==> flow/design.v <==
module VC_shared_buf #(parameter LUT_SIZE = 4, parameter BUFFER_SIZE = 8) (
    input clk,
    input rst_n,
    input [$clog2(LUT_SIZE)-1:0] req_vc_id,  
    input [31:0] data_in,
    input valid_in,
    output wire req_ready,
    output wire valid_out,
    output wire [31:0] data_out,
    input commit_ready,
    input commit_id
);
    parameter LUT_SIZE_LN = $clog2(LUT_SIZE);
    parameter BUFFER_SIZE_LN = $clog2(BUFFER_SIZE);
    reg [LUT_SIZE-1:0] lut_valid;
    reg [BUFFER_SIZE-1:0] lut_head [0:LUT_SIZE-1];
    reg [BUFFER_SIZE-1:0] lut_tail [0:LUT_SIZE-1];
    reg [31:0] buffer_data [0:BUFFER_SIZE-1];
    reg [BUFFER_SIZE-1:0] buffer_avail;
    reg [BUFFER_SIZE-1:0] linked_list [0:BUFFER_SIZE-1];
    wire [BUFFER_SIZE-1:0] pri_avail;
    wire [BUFFER_SIZE-1:0] gnt_avail;
    reg [BUFFER_SIZE_LN-1:0] gnt_avail_idx;
    always@(posedge clk or negedge rst_n) begin
        if(!rst_n) begin
            lut_valid <= {LUT_SIZE{1'b0}};
            for(int i=0; i<LUT_SIZE; i=i+1) begin
                lut_head[i] <= 'd0;
                lut_tail[i] <= 'd0;
            end
        end
        else begin
            if(commit_ready && lut_valid[commit_id]) begin
                lut_valid[commit_id] <= (lut_head[commit_id] == lut_tail[commit_id]) ? 1'b0 : 1'b1;
                lut_head[commit_id] <= linked_list[lut_head[commit_id]];  
                lut_tail[commit_id] <= lut_tail[commit_id];  
            end
            else if(valid_in && req_ready) begin
                lut_valid[req_vc_id] <= 1'b1;
                lut_head[req_vc_id] <= (lut_valid[req_vc_id]) ? gnt_avail_idx : lut_head[req_vc_id];
                lut_tail[req_vc_id] <= gnt_avail_idx;
            end
        end
    end
    always@(posedge clk or negedge rst_n) begin
        if(!rst_n) begin
            buffer_avail <= {BUFFER_SIZE{1'b1}};
            for(int i=0; i<BUFFER_SIZE; i=i+1) begin
                buffer_data[i] <= 'd0;
                linked_list[i] <= 'd0;
            end
        end
        else begin
            if(commit_ready && lut_valid[commit_id]) begin
                buffer_avail[lut_head[commit_id]] <= 1'b1;
            end
            else if(valid_in && req_ready) begin
                buffer_data[gnt_avail_idx] <= data_in;
                buffer_avail[gnt_avail_idx] <= 1'b0;
                linked_list[lut_tail[req_vc_id]] <= lut_valid[req_vc_id] ? gnt_avail_idx : linked_list[lut_tail[req_vc_id]];
            end
        end
    end
    assign pri_avail[0] = 1'b0;
    for(genvar i = 0; i < BUFFER_SIZE - 1; i = i + 1) begin
        assign pri_avail[i+1] = pri_avail[i] | buffer_avail[i];
    end
    assign gnt_avail = (~pri_avail) & buffer_avail;
    always@(*) begin
        gnt_avail_idx = 0;
        for(int i = 0; i < BUFFER_SIZE; i = i + 1) begin
            if(gnt_avail[i]) begin
                gnt_avail_idx = i;
            end
        end
    end
    assign req_ready = ~|buffer_avail;  
    assign data_out = buffer_data[lut_head[commit_id]];
    assign valid_out = commit_ready && lut_valid[commit_id];
endmodule
# --- Tool chain data of VC_shared_buf ---
# What the tools print for VC_shared_buf, step after step.
# Line numbers count from 1 in the design file above.
# Operators carry their Yosys type and port widths (W data, S select, Z words).
# Library cell names are shortened.
inputs:
  top_module: "VC_shared_buf"
  clock_port: "clk"
  lib: "sky130hd"
  lib_corner: "tt_025C_1v80"

# --- Word-level counts ---
# Counts by Yosys on the flattened word-level netlist (proc, flatten, opt, wreduce). Print and check cells are left out. Cells with the same type and inputs are merged into one.
word_totals:
  ff_bits: 386
  inputBits: 39
  output_inout_bits: 34
op_classes:
  n_addsub: 4
  n_eq: 34
  shifts: 8
  muxes: 42
  bitwise: 22
  reduce_and_logical: 33
op_table:
  columns: ["operator", "n"]
  rows:
  - ["$pmux W32 S8", 1]
  - ["$mux W8", 22]
  - ["$pmux W8 S8", 2]
  - ["$reduce_and A3 Y1", 20]
  - ["$eq A3 B3 Y1 const B", 16]
  - ["$pmux W8 S2", 2]
  - ["$eq A3 B2 Y1 const B", 8]
  - ["$and A8 B8 Y8", 3]
  - ["$not A8 Y8", 3]
  - ["$pmux W8 S3", 1]
  - ["$mux W3", 8]
  - ["$shift A1 B4 Y8 const A", 2]
  - ["$or A8 B8 Y8", 2]
  - ["$eq A3 B1 Y1 const B", 4]
  - ["$logic_not A3 Y1", 4]
  - ["$pmux W3 S4", 1]
  - ["$shift A1 B9 Y8 const A", 1]
  - ["$neg A8 Y9", 1]
  - ["$and A4 B4 Y4", 2]
  - ["$or A4 B4 Y4", 2]
  - ["$not A4 Y4", 2]
  - ["$eq A8 B8 Y1", 1]
  - ["$reduce_or A8 Y1", 1]
  - ["$mux W4", 2]
  - ["$or A1 B1 Y1", 6]
  - ["$reduce_bool A2 Y1", 3]
  - ["$pmux W3 S2", 1]
  - ["$shift A1 B2 Y4", 1]
# Not listed: further kinds 15, cells in them 21.

# --- Logic depth ---
# Yosys ltp: most cells in a row. Word level: on the elaborated netlist, between registers, memories and ports. Mapped: between sequential cells and ports; inverters and the memories' decode and read muxes count.
logic_depth:
  ltp_word: 22
  abc_area: 0
  depth_mapped: 14

# --- Synthesis result ---
# Yosys stat after the flow's synthesis: flattened, memories mapped to cells. It holds for the ABC_AREA given above (unset counts as 0); a run with the other value may have another netlist.
# The area totals of this step are shown rounded.
by_type:
  columns: ["cell_type", "n"]
  rows:
  - ["dfrtp_1", 378]
  - ["mux2_2", 225]
  - ["nand2_1", 213]
  - ["clkbuf_1", 137]
  - ["mux2i_1", 36]
  - ["mux4_2", 15]
  - ["a22oi_1", 40]
  - ["o21ai_0", 57]
  - ["a222oi_1", 26]
  - ["nor2_1", 68]
  - ["and2_1", 36]
  - ["dfstp_2", 8]
  - ["a31oi_1", 32]
  - ["a21oi_1", 39]
  - ["a221oi_1", 19]
  - ["buf_2", 30]
  - ["ha_1", 11]
  - ["nor2b_1", 15]
# Other cell types: 46; their cells: 183.
mapped:
  mapped_cells: 1568
  area_um2: 18000
  flip_flops: 386

# --- Timing after synthesis ---
# Path of least setup slack by OpenSTA after synthesis, without wires, with an ideal clock, recovery checks aside; 20% of the period is set as input and as output delay. Where synthesis merged equal registers, the netlist keeps one of their names.
synth_timing:
  path_type: "input-to-output"
  start: "input commit_id"
  end: "output data_out[10]"
  period_ps: 4540
  output_delay_ps: 908
  launch_ps: 908
  arrival_ps: 3735
  required_time_ps: 3632
  slack_ps: -103
  path_delay_ps: 2827
  path_stages: 14
  n_path_buf: 7
  period_less_setup_slack_ps: 4643
# "path_delay_ps" is the arrival time less input delay plus setup time.
# A path that ends at an output port has no setup time.
# "path_stages" counts driving pins, that of a launching flip-flop among them; a cell with two outputs on the path counts twice.
# "period_less_setup_slack_ps" = period - worst setup slack (recovery checks aside). The figure is calculated, with input and output delays left at 20% of the set period.
# Between the ends stands the longest chain of elaborated cells between them, by number of cells; it is not shown to be the way that was timed. Of several equally long chains one is given.
# A line is the first line of the expression or statement that the cell stems from. Yosys adds cells for indexed reads and writes and turns some case tables into memories.
synth_between:
  path_cell_list: "buf_2 -> buf_2 -> buf_1 -> mux2i_1 -> inv_1 -> ha_1 -> clkbuf_1 -> or3_1 -> clkbuf_1 -> nor2_1 -> buf_2 -> buf_1 -> nand2_1 -> o21ai_0"
  elab_chain_len: 4
  cone_cells: 11
  cone_lines: 1
  classes_between: "eq/ne: 7; mux: 2; reduce/logical: 2"
synth_lines:
  columns: ["element", "line_no", "rtl"]
  rows:
  - ["start: declaration", 11, "input commit_id"]
  - ["$logic_not A2 Y1", 78, "assign data_out = buffer_data[lut_head[commit_id]];"]
  - ["$pmux W3 S2", 78, null]
  - ["$eq A3 B3 Y1", 78, null]
  - ["$pmux W32 S8", 78, null]
  - ["end: declaration", 9, "output wire [31:0] data_out,"]

# --- Path in the finished layout ---
# Path of least setup slack in the final report of entry A (OpenROAD, finished layout, wires in). Where an end is a register, its clock arrival counts in the times.
# The report prints the path's times to 10 ps; the period is as set.
layout_timing:
  path_type: "input-to-output"
  start: "input commit_id"
  end: "output data_out[0]"
  period_ps: 5930
  output_delay_ps: 1190
  launch_ps: 1190
  arrival_ps: 4590
  required_time_ps: 4740
  slack_ps: 150
  path_stages: 12
  n_path_buf: 7
# Between the ends stands the longest chain of elaborated cells between them, by number of cells; it is not shown to be the way that was timed. Of several equally long chains one is given.
layout_between:
  path_cell_list: "buf_4 -> buf_4 -> buf_4 -> mux2i_4 -> inv_1 -> ha_4 -> clkbuf_2 -> clkbuf_2 -> clkbuf_4 -> a22oi_1 -> a31oi_1 -> clkdlybuf4s50_1"
  elab_chain_len: 4
  cone_cells: 11
  cone_lines: 1
  classes_between: "eq/ne: 7; mux: 2; reduce/logical: 2"
layout_lines:
  columns: ["element", "line_no", "rtl"]
  rows:
  - ["start: declaration", 11, "input commit_id"]
  - ["$logic_not A2 Y1", 78, "assign data_out = buffer_data[lut_head[commit_id]];"]
  - ["$pmux W3 S2", 78, null]
  - ["$eq A3 B3 Y1", 78, null]
  - ["$pmux W32 S8", 78, null]
  - ["end: declaration", 9, "output wire [31:0] data_out,"]

# Record of 2 stored runs of the RTL-to-layout flow on VC_shared_buf, platform sky130hd. The runs are unordered. Constraints: input delay and output delay 20% of the set period each, output load 0.01 pF.
# "achieved_clock_period_ps": clock period set for the run, less the worst setup slack. It is reckoned from that one timing run; input and output delays stay at 20% of the period that was set.
# "worst_path_time_ps" means the part of the period allowed to the worst setup path (the constraints hold back 20% at inputs and 20% at outputs) less its slack; where the path has registers, the arrival times of their clocks count too.
# By "design_power_uw" is meant OpenSTA's value without simulated activity: inputs other than the clock are taken to toggle once in ten clock periods, and the tool carries that through the logic.
# "worst_path_time_ps" is given in steps of 10 ps.
# Values from the reports are rounded here.
runs:
  - name: "entry A"
    settings:
      period_ns: 5.93
      CORE_UTILIZATION: 20
      HOLD_SLACK_MARGIN: 0.14
      CORE_ASPECT_RATIO: 1.39
      CORE_MARGIN: 2
      CELL_PAD_IN_SITES_GLOBAL_PLACEMENT: 3
      TNS_END_PERCENT: 40
      GPL_TIMING_DRIVEN: 0
      GPL_ROUTABILITY_DRIVEN: 1
      CTS_CLUSTER_DIAMETER: 242
      MAX_ROUTING_LAYER: "met5"
      CAP_MARGIN: 20
      SLEW_MARGIN: 20
    results:
      fin_hold_ws_ps: 450
      achieved_clock_period_ps: 5777
      dieArea_um2: 91000
      ws_setup_ps: 150
      tns_setup_ps: 0
      worst_path_time_ps: 3410
      worstPathKind: "input-to-output"
      design_power_uw: 11000
      synthesis_area_um2: 18000
      final_stdcell_area_um2: 22000
  - name: "entry B"
    settings:
      period_ns: 3.11
      CORE_UTILIZATION: 18
      PLACE_DENSITY_LB_ADDON: 0.03
      HOLD_SLACK_MARGIN: -0.06
      CELL_PAD_IN_SITES_DETAIL_PLACEMENT: 0
      CTS_CLUSTER_DIAMETER: 125
      MAX_ROUTING_LAYER: "met4"
      CAP_MARGIN: 20
      CORE_MARGIN: 2
      SLEW_MARGIN: 20
    results:
      design_power_uw: 24000
      fin_hold_ws_ps: 370
      dieArea_um2: 100000
      ws_setup_ps: -240
      final_stdcell_area_um2: 24000
      achieved_clock_period_ps: 3354
      tns_setup_ps: -5300
      synthesis_area_um2: 18000
      worst_path_time_ps: 2110
      worstPathKind: "input-to-output"
