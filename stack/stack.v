==> flow/design.v <==
module stack #(parameter SIZE = 8)(
    input clk,
    input rst_n,
    input push,                
    input [31:0] data_in,
    input pop,                 
    output wire [31:0] data_out,
    output wire ready,
    output wire valid
);
    reg [31:0] stack_mem [0:SIZE-1];
    wire full, empty;
    parameter ADDR_WIDTH = $clog2(SIZE);
    reg [ADDR_WIDTH:0] top;  
    always@(posedge clk or negedge rst_n) begin
        if (!rst_n) begin
            top <= 0;  
            for(int i = 0; i < SIZE; i = i + 1) begin
                stack_mem[i] <= 32'b0;  
            end
        end else begin
            if(push && !full) begin
                top <= top + 1;  
                stack_mem[top] <= data_in;  
            end
            if(pop && !empty) begin
                top <= top - 1;  
            end
        end
    end
    assign full = (top == SIZE);  
    assign empty = (top == 0);  
    assign data_out = (valid) ? stack_mem[top - 1] : 32'hDEAD_BEAD;  
    assign ready = !full;  
    assign valid = !empty;  
endmodule
From RTL to reports: stack
The steps from the RTL of stack to its reports follow in flow order.
Lines are those of the file above, counted from 1.
Not given: -
Design
  top: stack
  clock port: clk
  library: sky130hd
  corner: tt_025C_1v80

After elaboration
Source: Yosys, flattened and elaborated. Widths are those after wreduce. Registers that Yosys merges into a memory's read port (data or address) are not register bits. Print and check cells do not count. Equal cells are merged and count once.
Bit counts
  flip-flop bits (word level): 260
  input bits: 36
  output and inout port bits: 34
Operators by class
  add/subtract/negate cells: 2
  reductions and logical operators: 16
  muxes and demuxes: 4
  eq/ne operators: 15
Operator list (number)
  parallel mux 32 bit (select 8 bit): 1
  two-way mux 32 bit: 1
  equality test 3 bit (second input constant): 8
  AND reduction 2 bit: 8
  equality test 3 x 2 -> 1 bit (second input constant): 4
  two-way mux 4 bit: 2
  equality test 3 x 1 -> 1 bit (second input constant): 2
  logical NOT 3 bit: 2
  adder 4 x 1 -> 4 bit (second input constant): 1
  subtractor 4 x 1 -> 4 bit (second input constant): 1
  equality test 4 bit (second input constant): 1
  logical NOT 4 bit: 1
  logical AND 1 bit: 2
  logical NOT 1 bit: 2
  nonzero test 2 bit: 1

Logic depth
Depth = most cells in a row (Yosys ltp): at word level without a register or memory, in the mapped netlist without a sequential cell, where the memories' decode and read muxes count.
Logic depth
  depth in word-level cells: 5
  ABC_AREA: 1
  gate-level depth with buffers: 11

Mapped cells and area
Source: synth_stat.txt of the flow (Yosys; design flattened, memories mapped). It holds for the ABC_AREA given above (unset counts as 0); a run with the other value may have another netlist.
Totals and module areas in this step are rounded.
Mapped netlist
  cell area after synthesis: 12100 µm²
  cells in the netlist: 1478
  buffers: 96
  flip-flop cells: 260
Cells by type
  sky130_fd_sc_hd__dfrtp_1: number 260, area in all 6506.24 µm²
  sky130_fd_sc_hd__nand2_1: number 446, area in all 1.67E+03 µm²
  sky130_fd_sc_hd__o21ai_0: number 146, area in all 730.701 µm²
  sky130_fd_sc_hd__o21ai_1: number 133, area in all 665.638 µm²
  sky130_fd_sc_hd__nand3_1: number 126, area in all 630.605 µm²
  sky130_fd_sc_hd__nor2_1: number 87, area in all 326.563 µm²
  sky130_fd_sc_hd__inv_1: number 85, area in all 319.056 µm²
  sky130_fd_sc_hd__buf_2: number 58, area in all 290.278 µm²
  sky130_fd_sc_hd__nand4_1: number 41, area in all 256.496 µm²
  sky130_fd_sc_hd__nand3b_1: number 14, area in all 105.101 µm²
  sky130_fd_sc_hd__ha_1: number 8, area in all 100.096 µm²
  sky130_fd_sc_hd__clkbuf_1: number 19, area in all 71.318 µm²
  sky130_fd_sc_hd__nand3_4: number 4, area in all 70.067 µm²
  sky130_fd_sc_hd__a21oi_1: number 11, area in all 55.053 µm²
  sky130_fd_sc_hd__nand2_4: number 4, area in all 45.043 µm²
  sky130_fd_sc_hd__buf_6: number 3, area in all 33.782 µm²
  sky130_fd_sc_hd__buf_4: number 4, area in all 30.029 µm²
  sky130_fd_sc_hd__clkbuf_2: number 6, area in all 30.029 µm²
Other cell types: 11; their cells: 23.

Worst setup path after synthesis
OpenSTA on the mapped netlist: ideal clock, no wires. The path of least setup slack (recovery checks aside). Input and output delay are each 20% of the period. Register names are those of the netlist, which keeps one name where synthesis merged equal registers.
Timing path after synthesis
  path type: reg2out
  from: register top[0]
  to: output data_out[14]
  arrival time: 1697 ps
  stages: 10
  period: 3000 ps
  slack: 703 ps
  path buffers: 2
  path delay: 1697 ps
  launch time at the first pin: 0 ps
  synthesis period reached: 2297 ps
"path delay" = arrival - input delay + setup time.
At an output port there is no setup time.
"stages": output pins that drive a net of the path, with the launching flip-flop's if there is one; two outputs of one cell count as two.
"synthesis period reached" is the clock period less the worst setup slack; recovery checks do not enter. This is arithmetic on one report: input and output delays are still those of the set period (20% each).
Between the ends stands the longest chain of elaborated cells between them, by number of cells; it is not shown to be the way that was timed. Of several equally long chains one is given.
Each line given opens the expression or statement behind the cell; cells for indexed reads and writes are added by Yosys, which also makes memories of some case tables.
At most two assigning lines are given for a register; there are more.
Between the ends, after synthesis
  path through: sky130_fd_sc_hd__dfrtp_1 sky130_fd_sc_hd__inv_1 sky130_fd_sc_hd__ha_1 sky130_fd_sc_hd__buf_2 sky130_fd_sc_hd__nor3_2 sky130_fd_sc_hd__nand2_1 sky130_fd_sc_hd__buf_2 sky130_fd_sc_hd__nand2_1 sky130_fd_sc_hd__nor2_1 sky130_fd_sc_hd__a21oi_1
  cells in the longest elaborated chain: 4
  elaborated cells on any way between the ends: 12
  those cells by class: add/sub: 1; eq/ne: 7; mux: 2; reduce/logical: 2
Ends and longest elaborated chain, after synthesis
  from (decl): line 14  | reg [ADDR_WIDTH:0] top;
  from (assign): line 23  | top <= top + 1;
  from (assign): line 27  | top <= top - 1;
  subtractor 4 x 1 -> 4 bit: line 33  | assign data_out = (valid) ? stack_mem[top - 1] : 32'hDEAD_BEAD;
  equality test 3 bit: line 33
  parallel mux 32 bit (select 8 bit): line 33
  two-way mux 32 bit: line 33
  to (decl): line 7  | output wire [31:0] data_out,

Appendix: runs

Design stack on sky130hd. What follows are 2 stored runs of the flow, each under its own settings; their order means nothing. The constraints put input and output delay at 20% of the set period each and load the outputs with 0.01 pF.
[flow run A] settings: period_ns=2.56, CORE_UTILIZATION=56, PLACE_DENSITY_LB_ADDON=0.27, HOLD_SLACK_MARGIN=0.09, CORE_MARGIN=10, CELL_PAD_IN_SITES_GLOBAL_PLACEMENT=2, CELL_PAD_IN_SITES_DETAIL_PLACEMENT=0, TNS_END_PERCENT=20, ABC_AREA=1, CTS_CLUSTER_SIZE=45, CTS_CLUSTER_DIAMETER=101, MIN_ROUTING_LAYER=met1, MAX_ROUTING_LAYER=met5, CAP_MARGIN=20, SLEW_MARGIN=20
[flow run A] result: did not finish, placement stopped with FLW-0024
[flow run B] settings: period_ns=3.17, CORE_UTILIZATION=56, SETUP_SLACK_MARGIN=-0.17, CORE_MARGIN=9, CELL_PAD_IN_SITES_GLOBAL_PLACEMENT=1, CELL_PAD_IN_SITES_DETAIL_PLACEMENT=2, TNS_END_PERCENT=70, ABC_AREA=0, GPL_ROUTABILITY_DRIVEN=0, CTS_CLUSTER_DIAMETER=30, CAP_MARGIN=20, SLEW_MARGIN=20
[flow run B] result: did not finish, placement stopped with DPL-0033
